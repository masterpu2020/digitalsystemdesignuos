==> flow/design.v <==
module build_a_timer
#(
    parameter BIT_WIDTH = 8
)
(
     clk_i
    ,n_rst_i
    ,en_i
    ,time_set_i
    ,counter_o
    ,time_up_o
);
    input logic clk_i;
    input logic n_rst_i;
    input logic en_i;
    input logic [BIT_WIDTH - 1:0] time_set_i;
    output logic [BIT_WIDTH - 1:0] counter_o;
    output logic time_up_o;
always @(posedge clk_i, negedge n_rst_i) begin
    if (!n_rst_i) begin
        counter_o <= '0;
        time_up_o <= '0;
    end     
    else if (en_i)
        if (counter_o == time_set_i) begin
            counter_o <= '0;
            time_up_o <= '1;
        end
        else
            counter_o <= counter_o + 1;
end
endmodule
# --- Reports on build_a_timer ---
# What the tools print for build_a_timer, step after step.
# Line numbers count from 1 in the design file above.
# Cell names lack the library's common part.
design:
  top: "build_a_timer"
  clock_port: "clk_i"
  cell_library: "sky130hd"
  pvt_corner: "tt_025C_1v80"

# --- Elaborated design ---
# Yosys after proc, flatten, opt, wreduce and memory -nomap, before mapping. Enables and synchronous resets that opt folds into registers are not counted as muxes. Memory bits, and registers merged into a memory's read port (data or address), are not among the register bits. Print and check cells are not counted. Equal cells are merged and count once.
word_totals:
  register_bits: 9
  input_bits: 11
op_classes:
  addsub: 1
  eq_ne: 1
  muxes: 1
  n_reduce_logical: 1
ops:
  columns: ["cell", "count"]
  rows:
  - ["adder 8 x 1 -> 8 bit (second input constant)", 1]
  - ["== test 8 bit", 1]
  - ["two-way mux 8 bit", 1]
  - ["AND reduction 2 bit", 1]

# --- Longest topological paths ---
# Depth = most cells in a row (Yosys ltp): at word level without a register or memory, in the mapped netlist without a sequential cell, where the memories' decode and read muxes count.
logic_depth:
  word_depth: 2
  ABC_AREA: 1
  mapped_depth: 8
  depth_no_buf: 8

# --- Mapped cells and area ---
# Yosys stat after the flow's synthesis: flattened, memories mapped to cells. It holds for the ABC_AREA given above (unset counts as 0); a run with the other value may have another netlist.
# Totals and module areas in this step are rounded.
synth_totals:
  mapped_cells: 91
  area_um2: 631
  ff_cells: 9
  buffers: 1
types:
  columns: ["type", "count"]
  rows:
  - ["dfrtp_1", 9]
  - ["nand2_1", 34]
  - ["inv_1", 21]
  - ["xnor2_1", 5]
  - ["xor2_1", 4]
  - ["nand4_1", 3]
  - ["nand3_1", 3]
  - ["ha_1", 1]
  - ["nor2_2", 2]
  - ["buf_6", 1]
  - ["nor2_4", 1]
  - ["nand3_2", 1]
  - ["nor2_1", 2]
  - ["nand2_2", 1]
  - ["or2_2", 1]
  - ["o21ai_1", 1]
  - ["clkinv_1", 1]

# --- Path before layout ---
# Path of least setup slack by OpenSTA after synthesis, without wires, with an ideal clock, recovery checks aside; 20% of the period is set as input and as output delay. Where synthesis merged equal registers, the netlist keeps one of their names.
synth_path:
  kind: "register to register"
  from: "register counter_o[0]"
  to: "register counter_o[6]"
  clock_period_ns: 1.72
  setup_ns: 0.113
  t_first_pin_ns: 0.000
  t_arrival_ns: 1.125
  t_required_ns: 1.607
  setup_slack_ns: 0.481
  path_delay_ns: 1.238
  driving_pins: 9
  period_less_setup_slack_ns: 1.239
# "path_delay_ns" is the arrival time less input delay plus setup time.
# "driving_pins" counts driving pins, that of a launching flip-flop among them; a cell with two outputs on the path counts twice.
# "period_less_setup_slack_ns" = period - worst setup slack (recovery checks aside). The figure is calculated, with input and output delays left at 20% of the set period.
# The rows between start and end are the longest chain of elaborated cells between them; the timing report does not say that the signal goes this way. Where chains are equally long, one stands for them.
# A line is the first line of the expression or statement that the cell stems from. Yosys adds cells for indexed reads and writes and turns some case tables into memories.
# A register here has more assigning lines than the two given.
synth_between:
  cell_sequence: "dfrtp_1 > ha_1 > nand4_1 > nor2_1 > nand2_1 > nand2_1 > inv_1 > nand2_1 > inv_1"
  elab_chain_len: 2
  cells_between: 3
  lines_between: 2
synth_lines:
  columns: ["element", "line", "source"]
  rows:
  - ["from (decl)", 17, "output logic [BIT_WIDTH - 1:0] counter_o;"]
  - ["from (assign)", 21, "counter_o <= '0;"]
  - ["from (assign)", 30, "counter_o <= counter_o + 1;"]
  - ["adder 8 x 1 -> 8 bit", 30, null]
  - ["two-way mux 8 bit", 25, "if (counter_o == time_set_i) begin"]
  - ["to (assign)", 26, "counter_o <= '0;"]
  - ["to (assign)", 30, null]
  - ["to (decl)", 17, null]

# --- Worst path after layout ---
# Path of least setup slack in the final report of record 1 (OpenROAD, finished layout, wires in). Where an end is a register, its clock arrival counts in the times.
layout_path:
  kind: "input to register"
  from: "input port en_i"
  to: "register counter_o[4]"
  clock_period_ns: 0.788
  in_delay_ns: 0.16
  setup_ns: 0.10
  t_first_pin_ns: 0.16
  t_arrival_ns: 1.46
  t_required_ns: 0.95
  setup_slack_ns: -0.51
  driving_pins: 6
# A register here has more assigning lines than the two given.
layout_between:
  cell_sequence: "clkdlybuf4s50_1 > nand4_1 > buf_4 > xor2_1 > nand2_1 > inv_1"
layout_lines:
  columns: ["element", "line", "source"]
  rows:
  - ["from (decl)", 15, "input logic en_i;"]
  - ["to (assign)", 21, "counter_o <= '0;"]
  - ["to (assign)", 30, "counter_o <= counter_o + 1;"]
  - ["to (decl)", 17, "output logic [BIT_WIDTH - 1:0] counter_o;"]
# No chain of elaborated cells between the ends is given.

# Measured data: module build_a_timer, platform sky130hd, 2 stored runs of the flow under differing settings, order arbitrary. Input and output delays are each 20% of the period that was set; the output load is 0.01 pF.
# "period_less_ws_ns" is the run's clock period less its worst setup slack. It is reckoned from that one timing run; input and output delays stay at 20% of the period that was set.
# "critical_path_time_ns": the worst setup path's part of the clock period (all of it between registers, 20% less for each end at a port) less its slack. A launch clock that arrives late makes it longer, a capture clock that arrives late makes it shorter.
# The results are shown rounded.
runs:
  - name: "record 1"
    settings:
      period_ns: 0.788
      CORE_UTILIZATION: 25
      SETUP_SLACK_MARGIN: 0.14
      PLACE_DENSITY_LB_ADDON: 0.17
      CELL_PAD_IN_SITES_GLOBAL_PLACEMENT: 2
      TNS_END_PERCENT: 15
      ABC_AREA: 1
      GPL_TIMING_DRIVEN: 0
      SLEW_MARGIN: 30
      CAP_MARGIN: 20
      CORE_MARGIN: 2
    results:
      timing.setup.tns_ns: -6.23
      ys_area_um2: 631
      period_less_ws_ns: 1.302
      critical_path_time_ns: 1.14
      path_kind: "input to register"
      die_um2: 2940
      stdcell_area_um2: 1010
      timing.setup.ws_ns: -0.514
  - name: "record 2"
    settings:
      period_ns: 1.35
      CORE_UTILIZATION: 69
      SETUP_SLACK_MARGIN: 0.02
      PLACE_DENSITY_LB_ADDON: 0.25
      TNS_END_PERCENT: 90
      CAP_MARGIN: 25
      SLEW_MARGIN: 10
      CORE_MARGIN: 2
    outcome: "no final report: floorplanning broke off with PDN-0185"
