==> flow/design.v <==
module shift
#(
    parameter BIT_WIDTH = 8
)
(
     clk_i
    ,n_rst_i
    ,en_i
    ,mode_i
    ,parallel_i
    ,parallel_o
    ,serial_i
    ,serial_o
);
    input clk_i;
    input n_rst_i;
    input en_i;
    input logic [1:0] mode_i;
    input logic [BIT_WIDTH - 1:0] parallel_i;
    input logic serial_i;
    output logic [BIT_WIDTH - 1:0] parallel_o;
    output logic serial_o;
    logic [BIT_WIDTH - 1:0] parallel_saved = 0;
    logic [BIT_WIDTH - 1:0] counter = 0;
    localparam 
        NORMAL = 2'b00,
        SL = 2'b01,
        SR = 2'b10;
always @(posedge clk_i, negedge n_rst_i) begin
    if (!n_rst_i) begin
        parallel_o <= '0;
        serial_o <= '0;
        parallel_saved <= '0;
        counter <= 0;
    end
    else if (en_i) begin
        case (mode_i)
            NORMAL: begin
                parallel_o <= parallel_i;
                parallel_saved <= parallel_i;
                serial_o <= serial_i;
                counter <= 0;
            end
            SL: begin
                parallel_o <= {parallel_o[BIT_WIDTH-2:0],serial_i};
                serial_o <= parallel_i[BIT_WIDTH - 1];
                parallel_saved <= parallel_saved << 1;
            end
            SR: begin
                parallel_o <= {serial_i,parallel_o[BIT_WIDTH-1:1]};
                serial_o <= parallel_i[0];
                parallel_saved <= parallel_saved >> 1;
            end
            default:;   
        endcase
        if (counter == 7 && mode_i != NORMAL) begin
            parallel_saved <= parallel_i;
            counter <= 0;
        end
        else
            counter <= counter + 1;
    end
end
endmodule
==> Reports on shift <==
Tool output for the design above, in the order of the flow.
Line numbers count from 1 in the design file above.
Operators carry their Yosys type and port widths (W data, S select, Z words).
Cell names lack the library's common part.
{ "setup": {"top": "shift", "clk_port": "clk_i", "library": "sky130hd", "lib_corner": "tt_025C_1v80"} }

==> Word level <==
Source: Yosys, flattened and elaborated, memories not mapped. Widths are those after wreduce. Registers that Yosys merges into a memory's read port (data or address) are not register bits. Print and check cells do not count. Equal cells are merged and count once.
{ "op_classes": {"n_addsub": 0, "n_mul": 0, "n_div": 0, "compare": 0, "n_eq": 2, "n_shift": 0, "muxes": 2, "n_logic": 0, "reduce_and_logical": 3} }
{ "ops": {"columns": ["cell", "count"], "rows": [
  ["$pmux W8 S3", 1],
  ["$reduce_bool A3 Y1", 1],
  ["$pmux W1 S3", 1],
  ["$eq A2 B1 Y1 const B", 1],
  ["$eq A2 B2 Y1 const B", 1],
  ["$logic_not A2 Y1", 1],
  ["$reduce_and A2 Y1", 1]
]} }
{ "bits": {"regBits": 9, "latch_bits": 0, "ramBits": 0, "rom_bits": 0, "clocked_rd_ports_x_width": 0, "memories": 0, "input_bits": 14, "out_inout_bits": 9, "elab_cells": 9} }

==> Depth <==
Yosys ltp: most cells in a row. Word level: on the elaborated netlist, between registers, memories and ports. Mapped: between sequential cells and ports; inverters and the memories' decode and read muxes count.
{ "logic_depth": {"word_depth": 3, "ABC_AREA": 0, "mapped_depth": 6} }

==> Mapped cells and area <==
Yosys stat after the flow's synthesis: flattened, memories mapped to cells. It holds for the ABC_AREA given above (unset counts as 0); a run with the other value may have another netlist.
Totals and module areas in this step are rounded.
{ "by_type": {"columns": ["cell", "count", "type_area_um2"], "rows": [
  ["dfrtp_1", 9, 225.216],
  ["a221oi_2", 9, 135.13],
  ["o31ai_2", 9, 112.608],
  ["buf_6", 4, 45.043],
  ["nor2b_1", 7, 43.792],
  ["ha_1", 3, 37.536],
  ["nand2_1", 9, 33.782],
  ["nor2b_2", 2, 17.517],
  ["nand2b_4", 1, 13.763],
  ["buf_4", 1, 7.507],
  ["inv_1", 2, 7.507]
]} }
{ "mapped": {"stdcells": 56, "synth_area_um2": 679, "seqArea_um2": 225, "ff_cells": 9, "buffers": 5} }

==> Timing after synthesis <==
Source: OpenSTA report_checks on the synthesized netlist (no wires, ideal clock, input and output delay 20% of the period each), path of least setup slack; recovery checks are left aside. Register names are those of the netlist, which keeps one name where synthesis merged equal registers.
{ "synth_path": {"path_kind": "in2reg", "start": "input port mode_i[0]", "end": "register serial_o", "tclk_ps": 1560, "t_first_pin_ps": 312, "t_arrival_ps": 1121, "required_ps": 1432, "path_slack_ps": 311, "delay_ps": 937, "path_stages": 5, "path_buffers": 1, "synth_period_reached_ps": 1249} }
"delay_ps" = arrival - input delay + setup time.
"path_stages" counts driving pins, that of a launching flip-flop among them; a cell with two outputs on the path counts twice.
"synth_period_reached_ps" is the clock period less the worst setup slack; recovery checks do not enter. This is arithmetic on one report: input and output delays are still those of the set period (20% each).
The rows between start and end are the longest chain of elaborated cells between them; the timing report does not say that the signal goes this way. Where chains are equally long, one stands for them.
Each line given opens the expression or statement behind the cell; cells for indexed reads and writes are added by Yosys, which also makes memories of some case tables.
A register here has more assigning lines than the two given.
{ "synth_between": {"cell_sequence": "inv_1 > ha_1 > buf_6 > a221oi_2 > o31ai_2", "elab_chain_len": 3, "cone_cells": 6, "lines_between": 1, "classes_between": "eq/ne: 2; mux: 1; reduce/logical: 3"} }
{ "synth_rtl": {"columns": ["item", "line_no", "text"], "rows": [
  ["from (decl)", 18, "input logic [1:0] mode_i;"],
  ["$eq A2 B2 Y1", 37, "case (mode_i)"],
  ["$reduce_bool A3 Y1", null, null],
  ["$reduce_and A2 Y1", null, null],
  ["to (assign)", 41, "serial_o <= serial_i;"],
  ["to (assign)", 46, "serial_o <= parallel_i[BIT_WIDTH - 1];"],
  ["to (decl)", 22, "output logic serial_o;"]
]} }

==> Timing after layout <==
From the final timing report of stored run 2: the path of least setup slack in the routed layout; clock arrival at registers is part of the times.
The report prints the path's times to 10 ps; the period is as set.
{ "layout_path": {"path_kind": "reg2out", "start": "register parallel_o[2]", "end": "output port parallel_o[2]", "tclk_ps": 1970, "output_delay_ps": 390, "t_first_pin_ps": 260, "t_arrival_ps": 1230, "required_ps": 1580, "path_slack_ps": 350, "path_stages": 2, "path_buffers": 1} }
A register here has more assigning lines than the two given.
{ "layout_between": {"cell_sequence": "dfrtp_2 > clkdlybuf4s50_1", "elab_chain_len": 0, "cone_cells": 0, "lines_between": 0} }
{ "layout_rtl": {"columns": ["item", "line_no", "text"], "rows": [
  ["from (decl)", 21, "output logic [BIT_WIDTH - 1:0] parallel_o;"],
  ["from (assign)", 39, "parallel_o <= parallel_i;"],
  ["from (assign)", 45, "parallel_o <= {parallel_o[BIT_WIDTH-2:0],serial_i};"],
  ["to (decl)", 21, null]
]} }

Lab notebook: shift

Stored flow runs of shift (2 of them; Yosys, OpenROAD, sky130hd). They differ in their settings and are not a sequence. Constraints: input delay and output delay 20% of the set period each, output load 0.01 pF.
"achieved_period_ps": clock period set for the run, less the worst setup slack. It is reckoned from that one timing run; input and output delays stay at 20% of the period that was set.
By "worst_path_time_ps" is meant the share of the clock period that the worst setup path is allowed (20% is reserved at inputs, 20% at outputs), minus its slack. Clock arrival times at its registers enter into it.
"power_mw" rests on the timing tool's default activity at the inputs, not on a simulated workload.
"worst_path_time_ps" is known to 10 ps.
Results are given in rounded form.
[
  {
    "run": "stored run 1",
    "settings": { "period_ns": 0.829, "CORE_UTILIZATION": 68, "SETUP_SLACK_MARGIN": 0.04, "PLACE_DENSITY_LB_ADDON": 0.25, "CELL_PAD_IN_SITES_DETAIL_PLACEMENT": 0, "CAP_MARGIN": 0, "MAX_ROUTING_LAYER": "met4", "CORE_MARGIN": 2, "SLEW_MARGIN": 20 },
    "outcome": "did not finish, placement stopped with FLW-0024"
  },
  {
    "run": "stored run 2",
    "settings": { "period_ns": 1.97, "CORE_UTILIZATION": 53, "SETUP_SLACK_MARGIN": 0.28, "PLACE_DENSITY_LB_ADDON": 0.12, "CORE_ASPECT_RATIO": 0.94, "CELL_PAD_IN_SITES_DETAIL_PLACEMENT": 0, "GPL_TIMING_DRIVEN": 0, "SLEW_MARGIN": 0, "MIN_ROUTING_LAYER": "met1", "CAP_MARGIN": 20, "CORE_MARGIN": 2 },
    "results": { "setup_worst_slack_ps": 347, "finalUtil_frac": 0.83, "power_mw": 0.677, "dieArea_um2": 1580, "worst_path_time_ps": 1230, "path_kind": "reg2out", "achieved_period_ps": 1623, "finalCellArea_um2": 985, "final_setup_tns_ps": 0, "synthesis_area_um2": 679 }
  }
]
